==> flow/design.v <==
module sim_counter (clk,rst,count);
input clk, rst;
output reg [31:0] count;
always@ (posedge clk)
begin
if(rst)
count=32'b0;
else
count=count +1;
end
endmodule
Tool chain data of sim_counter
The steps from the RTL of sim_counter to its reports follow in flow order.
Line numbers count from 1 in the design file above.
Cell names lack the library's common part.
{ "design": {"design": "sim_counter", "clk_port": "clk", "library": "sky130hd", "corner": "tt_025C_1v80"} }

Elaborated design
Counts by Yosys on the flattened word-level netlist (proc, flatten, opt, wreduce; memories kept). Register bits leave out memories and registers merged into their read ports (data or address); mux counts leave out enables and synchronous resets folded into registers. Print and check cells are left out. Cells with the same type and inputs are merged into one.
{ "bits": {"elab_cells": 2, "output_inout_bits": 32, "inputBits": 2, "ff_bits": 32} }
{ "op_classes": {"addsub": 1} }
{ "ops": {"columns": ["cell", "count"], "rows": [
  ["32-bit by 1-bit adder with 32-bit output with constant B", 1]
]} }

Longest topological paths
Longest topological path by Yosys (ltp), each cell counted once; first at word level (registers and memories cut), then after technology mapping (sequential cells cut; the memories' decode and read muxes count).
{ "logic_depth": {"depth_word": 1, "ABC_AREA": 1, "mapped_depth": 8, "ltp_nobuf": 8} }

Mapped cells and area
The flow's flattened synthesis, as Yosys stat reports it; memories are mapped. The netlist is that of the ABC_AREA named above (0 if unset); the other value can give another one.
Totals and module areas in this step are rounded.
{ "mapped": {"seqArea_um2": 641, "flip_flops": 32, "cell_count": 250, "area_um2": 1680, "buf_cells": 3} }
{ "by_type": {"columns": ["type", "count", "type_area_um2"], "rows": [
  ["dfxtp_1", 32, 640.614],
  ["nand2_1", 65, 243.984],
  ["nor2_1", 54, 202.694],
  ["a21oi_1", 22, 110.106],
  ["nor2_4", 8, 90.086],
  ["nand3_1", 15, 75.072],
  ["inv_1", 17, 63.811],
  ["nor2_2", 6, 37.536],
  ["o21ai_0", 7, 35.034],
  ["nand2_2", 4, 25.024],
  ["nand2_4", 2, 22.522],
  ["nor2_8", 1, 20.019],
  ["and2_1", 3, 18.768],
  ["xor2_1", 2, 17.517],
  ["nor3b_1", 2, 15.014],
  ["o21a_1", 2, 15.014],
  ["ha_1", 1, 12.512],
  ["clkbuf_1", 2, 7.507]
]} }
Not listed: further types 5, cells in them 5.

Timing after synthesis
OpenSTA on the mapped netlist: ideal clock, no wires. The path of least setup slack (recovery checks aside). Input and output delay are each 20% of the period. Register names are those of the netlist, which keeps one name where synthesis merged equal registers.
{ "synth_timing": {"kind": "input-to-reg", "start": "in rst", "end": "reg count[8]", "in_delay_ns": 0.916, "path_delay_ns": 0.604, "t_first_pin_ns": 0.916, "stages": 4, "setup_slack_ns": 3.060, "t_arrival_ns": 1.450, "required_time_ns": 4.510, "clock_period_ns": 4.58, "path_buffers": 1, "period_less_setup_slack_ns": 1.52} }
"path_delay_ns" = arrival - input delay + setup time.
"stages": output pins that drive a net of the path, with the launching flip-flop's if there is one; two outputs of one cell count as two.
"period_less_setup_slack_ns" = period - worst setup slack (recovery checks aside). The figure is calculated, with input and output delays left at 20% of the set period.
{ "synth_via": {"path_cell_list": "inv_1 > clkbuf_1 > o21ai_0 > a21oi_1"} }
{ "synth_rtl": {"columns": ["item", "line", "source"], "rows": [
  ["start, declared", 2, "input clk, rst;"],
  ["end, assigned", 7, "count=32'b0;"],
  ["end, assigned", 9, "count=count +1;"],
  ["end, declared", 3, "output reg [31:0] count;"]
]} }
Chain of elaborated cells between the ends: none given.

Path in the finished layout
From the final timing report of run 1: the path of least setup slack in the routed layout; clock arrival at registers is part of the times.
{ "layout_timing": {"kind": "reg-to-output", "start": "reg count[26]", "end": "out count[26]", "setup_slack_ns": 0.11, "clock_period_ns": 1.81, "t_arrival_ns": 1.34, "stages": 2, "required_time_ns": 1.45, "out_delay_ns": 0.36, "t_first_pin_ns": 0.29, "path_buffers": 1} }
{ "layout_via": {"path_cell_list": "dfxtp_1 > clkdlybuf4s50_1", "elab_chain_cells": 0} }
{ "layout_rtl": {"columns": ["item", "line", "source"], "rows": [
  ["start, declared", 3, "output reg [31:0] count;"],
  ["start, assigned", 7, "count=32'b0;"],
  ["start, assigned", 9, "count=count +1;"],
  ["end, declared", 3, null]
]} }

Data sheet: physical implementation of sim_counter

2 stored runs of sim_counter in the flow (synthesis by Yosys, layout by OpenROAD, sky130hd cells), in arbitrary order. Constraints: input delay and output delay 20% of the set period each, output load 0.01 pF.
"period achieved" is the run's clock period less its worst setup slack. It is reckoned from that one timing run; input and output delays stay at 20% of the period that was set.
"worst setup path time": the worst setup path's part of the clock period (all of it between registers, 20% less for each end at a port) less its slack. A launch clock that arrives late makes it longer, a capture clock that arrives late makes it shorter.
By "overall power" is meant OpenSTA's value without simulated activity: inputs other than the clock are taken to toggle once in ten clock periods, and the tool carries that through the logic.
Values from the reports are rounded here.

==> run 1: settings <==
{ "period_ns": 1.81, "CORE_UTILIZATION": 27, "PLACE_DENSITY_LB_ADDON": 0.14, "CORE_MARGIN": 10, "CELL_PAD_IN_SITES_GLOBAL_PLACEMENT": 1, "ABC_AREA": 1, "GPL_TIMING_DRIVEN": 0, "GPL_ROUTABILITY_DRIVEN": 0, "CTS_CLUSTER_SIZE": 88, "CAP_MARGIN": 20, "SLEW_MARGIN": 0, "MAX_ROUTING_LAYER": "met4" }
==> run 1: results <==
chip area after synthesis (Yosys): 1680 sq um
die area: 9770 sq um
overall power: 1.30 mW
worst hold slack in the final report: 0.473 ns
setup slack of the critical path: 0.111 ns
setup TNS: 0.000 ns
worst setup path time: 1.34 ns
critical path type: reg-to-output
period achieved: 1.699 ns
final design utilization: 36.4%
standard-cell area of the final layout: 2180 sq um

==> run 2: settings <==
{ "period_ns": 3.73, "CORE_UTILIZATION": 66, "SETUP_SLACK_MARGIN": 1.02, "CORE_MARGIN": 3, "CELL_PAD_IN_SITES_GLOBAL_PLACEMENT": 0, "ABC_AREA": 1, "CTS_CLUSTER_SIZE": 12, "CTS_CLUSTER_DIAMETER": 160, "SLEW_MARGIN": 5, "CAP_MARGIN": 20 }
==> run 2: results <==
chip area after synthesis (Yosys): 1680 sq um
die area: 3180 sq um
overall power: 0.587 mW
worst hold slack in the final report: 0.504 ns
setup slack of the critical path: 1.58 ns
setup TNS: 0.000 ns
worst setup path time: 1.40 ns
critical path type: reg-to-output
period achieved: 2.148 ns
final design utilization: 90.2%
standard-cell area of the final layout: 2090 sq um
